==> flow/design.v <==
module adler32(
	input clock, rst_n,
	input size_valid,
	input[3:0] size_id,
	input[31:0] size,
	input data_valid,
	input[3:0] data_id,
	input[7:0] data,
	input checksum_ready,
	output reg size_ready,
	output reg data_ready,
	output reg checksum_valid,
	output reg [3:0] checksum_id,
	output reg [31:0] checksum
);
	reg [7:0] dataIn;
	reg [3:0] use_matrix = 0;
	reg [3:0] finish_matrix = 0;
	reg [3:0] id1, id2, id3, id4;
	reg [31:0] size1, size2, size3, size4;
	reg [15:0] a1, b1, a2, b2, a3, b3, a4, b4;
	always @ *
	begin
		dataIn <= data;
	end
	always @ (posedge clock)
	begin
		data_ready <= 1;
		if(!rst_n)
		begin
			size_ready <= 0;
			data_ready <= 0;
			use_matrix <= 0;
			finish_matrix <= 0;
			checksum_valid <= 0;
		end
		if(size_valid)
		begin
			if(use_matrix[3] == 0)
			begin
				id1 <= size_id;
				size1 <= size;
				a1 <= 1;
				b1 <= 0;
				use_matrix[3] <= 1;
				size_ready <= 1;
			end
			else
				if(use_matrix[2] == 0)
				begin
					id2 <= size_id;
					size2 <= size;
					a2 <= 1;
					b2 <= 0;
					use_matrix[2] <= 1;
					size_ready <= 1;
				end
				else
					if(use_matrix[1] == 0)
					begin
						id3 <= size_id;
						size3 <= size;
						a3 <= 1;
						b3 <= 0;
						use_matrix[1] <= 1;
						size_ready <= 1;
					end
					else
						if(use_matrix[0] == 0)
						begin
							id4 <= size_id;
							size4 <= size;
							a4 <= 1;
							b4 <= 0;	
							use_matrix [0] <= 1;
							size_ready <= 1;
						end	
						else
						begin
							size_ready <= 0;
						end
		end
		if(data_valid)
		begin
			case(data_id)
			id1:
			begin
				if(size1 >= 1)
				begin
					size1 <= (size1 - 1);  
					a1 <= (a1+dataIn >= 65521)?(a1+dataIn-65521):a1+dataIn;  
					b1 <= (b1+a1+dataIn >= 65521)?(b1+a1+dataIn-65521):b1+a1+dataIn;  
					data_ready <= 1;
				end	
				if(size1 == 1)
				begin
					if(a1+dataIn >= 65521 && b1+a1+dataIn >= 65521)
					begin
						checksum <= {(b1+a1+dataIn-65521),(a1+dataIn-65521)};
					end
					else if(a1+dataIn >= 65521)
					begin
						checksum <= {(b1+a1+dataIn),(a1+dataIn-65521)};
					end
					else if(b1+a1+dataIn >= 65521)
					begin
						checksum <= {(b1+a1+dataIn-65521),(a1+dataIn)};
					end
					else
					begin
						checksum <= {(b1+a1+dataIn),(a1+dataIn)};
					end
					finish_matrix[3] <= 1;
					checksum_valid <= 1;
					checksum_id <= id1;
				end
			end
			id2:
			begin
				if(size2 >= 1)
				begin
					size2 <= (size2 - 1);  
					a2 <= (a2+dataIn >= 65521)?(a2+dataIn-65521):a2+dataIn;  
					b2 <= (b2+a2+dataIn >= 65521)?(b2+a2+dataIn-65521):b2+a2+dataIn;  
					data_ready <= 1;
				end		
				if(size2 == 1)
				begin
					if(a2+dataIn >= 65521 && b2+a2+dataIn >= 65521)
					begin
						checksum <= {(b2+a2+dataIn-65521),(a2+dataIn-65521)};
					end
					else if(a2+dataIn >= 65521)
					begin
						checksum <= {(b2+a2+dataIn),(a2+dataIn-65521)};
					end
					else if(b2+a2+dataIn >= 65521)
					begin
						checksum <= {(b2+a2+dataIn-65521),(a2+dataIn)};
					end
					else
					begin
						checksum <= {(b2+a2+dataIn),(a2+dataIn)};
					end
					finish_matrix[2] <= 1;
					checksum_valid <= 1;
					checksum_id <= id2;
				end
			end
			id3:
			begin
				if(size3 >= 1)
				begin
					size3 <= (size3 - 1);  
					a3 <= (a3+dataIn >= 65521)?(a3+dataIn-65521):a3+dataIn;  
					b3 <= (b3+a3+dataIn >= 65521)?(b3+a3+dataIn-65521):b3+a3+dataIn;  
					data_ready <= 1;
				end	
				if(size3 == 1)
				begin
					if(a3+dataIn >= 65521 && b3+a3+dataIn >= 65521)
					begin
						checksum <= {(b3+a3+dataIn-65521),(a3+dataIn-65521)};
					end
					else if(a3+dataIn >= 65521)
					begin
						checksum <= {(b3+a3+dataIn),(a3+dataIn-65521)};
					end
					else if(b3+a3+dataIn >= 65521)
					begin
						checksum <= {(b3+a3+dataIn-65521),(a3+dataIn)};
					end
					else
					begin
						checksum <= {(b3+a3+dataIn),(a3+dataIn)};
					end
					finish_matrix[1] <= 1;
					checksum_valid <= 1;
					checksum_id <= id3;
				end				
			end
			id4:
			begin
				if(size4 >= 1)
				begin
					size4 <= (size4 - 1);  
					a4 <= (a4+dataIn >= 65521)?(a4+dataIn-65521):a4+dataIn;  
					b4 <= (b4+a4+dataIn >= 65521)?(b4+a4+dataIn-65521):b4+a4+dataIn;  
					data_ready <= 1;
				end	
				if(size4 == 1)
				begin
					if(a4+dataIn >= 65521 && b4+a4+dataIn >= 65521)
					begin
						checksum <= {(b4+a4+dataIn-65521),(a4+dataIn-65521)};
					end
					else if(a4+dataIn >= 65521)
					begin
						checksum <= {(b4+a4+dataIn),(a4+dataIn-65521)};
					end
					else if(b4+a4+dataIn >= 65521)
					begin
						checksum <= {(b4+a4+dataIn-65521),(a4+dataIn)};
					end
					else
					begin
						checksum <= {(b4+a4+dataIn),(a4+dataIn)};
					end
					finish_matrix[0] <= 1;
					checksum_valid <= 1;
					checksum_id <= id4;
				end
			end
			default:
			begin
			end
			endcase
		end
		if(checksum_ready)
		begin
			if(finish_matrix[3] == 1)
			begin
				checksum_valid <= 0;
				use_matrix[3] <= 0;
				finish_matrix[3] <= 0;
			end
			else
				if(finish_matrix[2] == 1)
				begin
					checksum_valid <= 0;
					use_matrix[2] <= 0;
					finish_matrix[2] <= 0;
				end
				else
					if(finish_matrix[1] == 1)
					begin
						checksum_valid <= 0;
						use_matrix[1] <= 0;
						finish_matrix[1] <= 0;
					end
					else
						if(finish_matrix[0] == 1)
						begin
							checksum_valid <= 0;
							use_matrix[0] <= 0;
							finish_matrix[0] <= 0;
						end	
		end
	end
endmodule
Reports on adler32
Tool output for the design above, in the order of the flow.
Lines are those of the file above, counted from 1.
Cell names lack the library's common part.
The mark - stands for no value.
- top: adler32
- clock port: clock
- standard-cell library: sky130hd
- corner: tt_025C_1v80

Elaborated design
Yosys after proc, flatten, opt, wreduce and memory -nomap, before mapping. Memory bits, and registers merged into a memory's read port (data or address), are not among the register bits. Print and check cells are not counted.
- bits in registers at 319
- noted add/sub/neg operators: 36
- magnitude comparators at 12
- equal/unequal tests: 12
- muxes and demuxes at 231
- noted bitwise logic cells: 4
- reductions and logical operators: 11
- operators by type and width (kind ; count):
    two-way mux 32 bit ; 52
    two-way mux 16 bit ; 72
    adder 16 x 8 -> 16 bit ; 8
    subtractor 32 x 1 -> 32 bit with constant B ; 4
    greater-or-equal comparator 32 x 1 -> 1 bit with constant B ; 4
    == test 32 x 1 -> 1 bit with constant B ; 4
    two-way mux 1 bit ; 99
    subtractor 17 x 16 -> 18 bit with constant B ; 4
    adder 17 x 8 -> 18 bit ; 4
    greater-or-equal comparator 18 x 16 -> 1 bit with constant B ; 4
    adder 16 x 16 -> 17 bit ; 4
    adder 16 x 8 -> 17 bit ; 4
    greater-or-equal comparator 17 x 16 -> 1 bit with constant B ; 4
    adder 16 bit ; 4
    subtractor 16 bit with constant B ; 4
    two-way mux 4 bit ; 8
    == test 4 bit ; 4
    nonzero test 4 bit ; 2
    AND reduction 6 bit ; 1
    AND reduction 5 bit ; 1
    logical AND 1 bit ; 4
    inverter 1 bit ; 4
    != test 4 x 2 -> 1 bit with constant B ; 1
    AND reduction 4 bit ; 1
    != test 3 x 2 -> 1 bit with constant B ; 1
    AND reduction 3 bit ; 1
    != test 2 x 1 -> 1 bit with constant B ; 1
    != test 2 bit with constant B ; 1
    AND reduction 2 bit ; 1

Logic depth
Longest topological path by Yosys (ltp), each cell counted once; first at word level (registers and memories cut), then after technology mapping (sequential cells cut; the memories' decode and read muxes count).
- noted word-level depth: 12
- ABC_AREA: 0
- mapped depth: 16
- mapped depth without buffers: 15

After synthesis
Source: synth_stat.txt of the flow (Yosys; design flattened, memories mapped). It holds for the ABC_AREA given above (unset counts as 0); a run with the other value may have another netlist.
- noted cell count: 3091
- noted chip area (Yosys): 0.0241169 mm^2
- noted area of sequential cells: 0.0069166 mm^2
- mapped flip-flops: 319
- buffers: 130
- cell types (type ; count ; total area (um^2)):
    dfxtp_1 ; 266 ; 5.33E+03
    ha_1 ; 148 ; 1.85E+03
    edfxtp_1 ; 53 ; 1.59E+03
    o21ai_0 ; 318 ; 1.59E+03
    nand2_1 ; 313 ; 1.17E+03
    nor2_1 ; 298 ; 1.12E+03
    a21oi_1 ; 208 ; 1.04E+03
    nand3_1 ; 199 ; 995.955
    xnor2_1 ; 111 ; 972.182
    fa_1 ; 40 ; 800.768
    nor3_1 ; 113 ; 565.542
    xor2_1 ; 62 ; 543.021
    clkbuf_1 ; 100 ; 375.36
    inv_1 ; 97 ; 364.099
    a21o_1 ; 38 ; 285.274
    a211o_1 ; 30 ; 262.752
    a211oi_1 ; 34 ; 255.245
    a22oi_1 ; 31 ; 232.723
Other cell types: 80; their cells: 632.

Timing after synthesis
Source: OpenSTA report_checks on the synthesized netlist (no wires, ideal clock, input and output delay 20% of the period each), path of least setup slack; recovery checks are left aside. Register names are those of the netlist, which keeps one name where synthesis merged equal registers.
- path type: input to register
- start: input port data[1]
- end: register checksum[24]
- clock period at 9690 ps
- external input delay at 1938 ps
- time at the first pin: 1938 ps
- arrival time: 5660 ps
- required time: 9431 ps
- noted slack: 3771 ps
- path delay: 3981 ps
- stages on the path at 15
- buffers on the path: 1
- period reached after synthesis at 5919 ps
"path delay" is the arrival time less input delay plus setup time.
"stages on the path": output pins that drive a net of the path, with the launching flip-flop's if there is one; two outputs of one cell count as two.
"period reached after synthesis" is the clock period less the worst setup slack; recovery checks do not enter. This is arithmetic on one report: input and output delays are still those of the set period (20% each).
Between the ends stands the longest chain of elaborated cells between them, by number of cells; it is not shown to be the way that was timed. Of several equally long chains one is given.
Each line given opens the expression or statement behind the cell; cells for indexed reads and writes are added by Yosys, which also makes memories of some case tables.
A register here has more assigning lines than the two given.
- cell sequence: fa_1 > ha_1 > fa_1 > a211oi_2 > o32ai_1 > nor4b_2 > nand4_1 > or3_1 > a211o_1 > o21ai_2 > buf_2 > nand4_1 > xnor2_1 > o22ai_1 > o31a_1
- cells in the longest elaborated chain: 10
- ends and longest elaborated chain, after synthesis (item ; line ; RTL):
    start, declared ; 8 ; input[7:0] data,
    adder 17 x 8 -> 18 bit ; 203 ; checksum <= {(b4+a4+dataIn-65521),(a4+dataIn)};
    subtractor 16 bit ; 203 ;
    two-way mux 32 bit ; 201 ; else if(b4+a4+dataIn >= 65521)
    two-way mux 32 bit ; 197 ; else if(a4+dataIn >= 65521)
    two-way mux 32 bit ; 193 ; if(a4+dataIn >= 65521 && b4+a4+dataIn >= 65521)
    two-way mux 32 bit ; 191 ; if(size4 == 1)
    two-way mux 32 bit (4 in a row) ; 85 ; case(data_id)
    end, assigned ; 99 ; checksum <= {(b1+a1+dataIn-65521),(a1+dataIn-65521)};
    end, assigned ; 103 ; checksum <= {(b1+a1+dataIn),(a1+dataIn-65521)};
    end, declared ; 14 ; output reg [31:0] checksum

Path in the finished layout
From the final timing report of record 2: the path of least setup slack in the routed layout; clock arrival at registers is part of the times.
The path's times are printed in steps of 10 ps; the period is the one set.
- path type: input to register
- start: input port data[1]
- end: register checksum[24]
- clock period at 7520 ps
- external input delay at 1500 ps
- time at the first pin: 1500 ps
- arrival time: 6820 ps
- required time: 7850 ps
- noted slack: 1030 ps
- stages on the path at 15
- buffers on the path: 1
Between the ends stands the longest chain of elaborated cells between them, by number of cells; it is not shown to be the way that was timed. Of several equally long chains one is given.
A register here has more assigning lines than the two given.
- cell sequence: clkdlybuf4s50_1 > fa_1 > ha_1 > fa_1 > a211oi_2 > o32ai_1 > nor4b_2 > nand4_1 > or3_1 > a211o_1 > o21ai_2 > nand4_1 > xnor2_1 > o22ai_1 > o31a_1
- cells in the longest elaborated chain: 10
- ends and longest elaborated chain, after layout (item ; line ; RTL):
    start, declared ; 8 ; input[7:0] data,
    adder 17 x 8 -> 18 bit ; 203 ; checksum <= {(b4+a4+dataIn-65521),(a4+dataIn)};
    subtractor 16 bit ; 203 ;
    two-way mux 32 bit ; 201 ; else if(b4+a4+dataIn >= 65521)
    two-way mux 32 bit ; 197 ; else if(a4+dataIn >= 65521)
    two-way mux 32 bit ; 193 ; if(a4+dataIn >= 65521 && b4+a4+dataIn >= 65521)
    two-way mux 32 bit ; 191 ; if(size4 == 1)
    two-way mux 32 bit (4 in a row) ; 85 ; case(data_id)
    end, assigned ; 99 ; checksum <= {(b1+a1+dataIn-65521),(a1+dataIn-65521)};
    end, assigned ; 103 ; checksum <= {(b1+a1+dataIn),(a1+dataIn-65521)};
    end, declared ; 14 ; output reg [31:0] checksum

==> runs of adler32 <==
Measured data: module adler32, platform sky130hd, 2 stored runs of the flow under differing settings, order arbitrary. Input and output delays are each 20% of the period that was set; the output load is 0.01 pF.
"reached clock period": clock period set for the run, less the worst setup slack. It is reckoned from that one timing run; input and output delays stay at 20% of the period that was set.
"worst setup path time" = time allowed to the worst setup path (clock period - input delay - output delay, where it has them) - its slack; a late launch clock adds to it, a late capture clock takes from it.
"power consumption" is the tool's figure for a default switching activity; nothing was simulated.
"worst setup path time" is known to 10 ps.

Record 1
Settings were period_ns = 4.88; CORE_UTILIZATION = 62; CELL_PAD_IN_SITES_GLOBAL_PLACEMENT = 2; TNS_END_PERCENT = 100; ABC_AREA = 0; GPL_ROUTABILITY_DRIVEN = 0; CTS_CLUSTER_SIZE = 89; CAP_MARGIN = 25; CORE_MARGIN = 2; SLEW_MARGIN = 20
- unfinished; error GPL-0301 in placement

Record 2
Settings were period_ns = 7.52; CORE_UTILIZATION = 32; PLACE_DENSITY_LB_ADDON = 0.27; CORE_ASPECT_RATIO = 1.2; CORE_MARGIN = 4; CAP_MARGIN = 20; SLEW_MARGIN = 20
- worst setup path time: 4,980 ps
- kind of the worst setup path: input to register
- noted the chip area after synthesis (Yosys): 0.0241169 mm^2
- noted the power consumption: 9.066 mW
- total negative slack on setup checks at 0 ps
- final utilization at 0.369
- area inside the die boundary at 0.0798407 mm^2
- noted the standard-cell area after layout: 0.027594 mm^2
- worst slack on setup checks at 1,034 ps
- noted the reached clock period: 6,486 ps
- worst hold slack at 437 ps
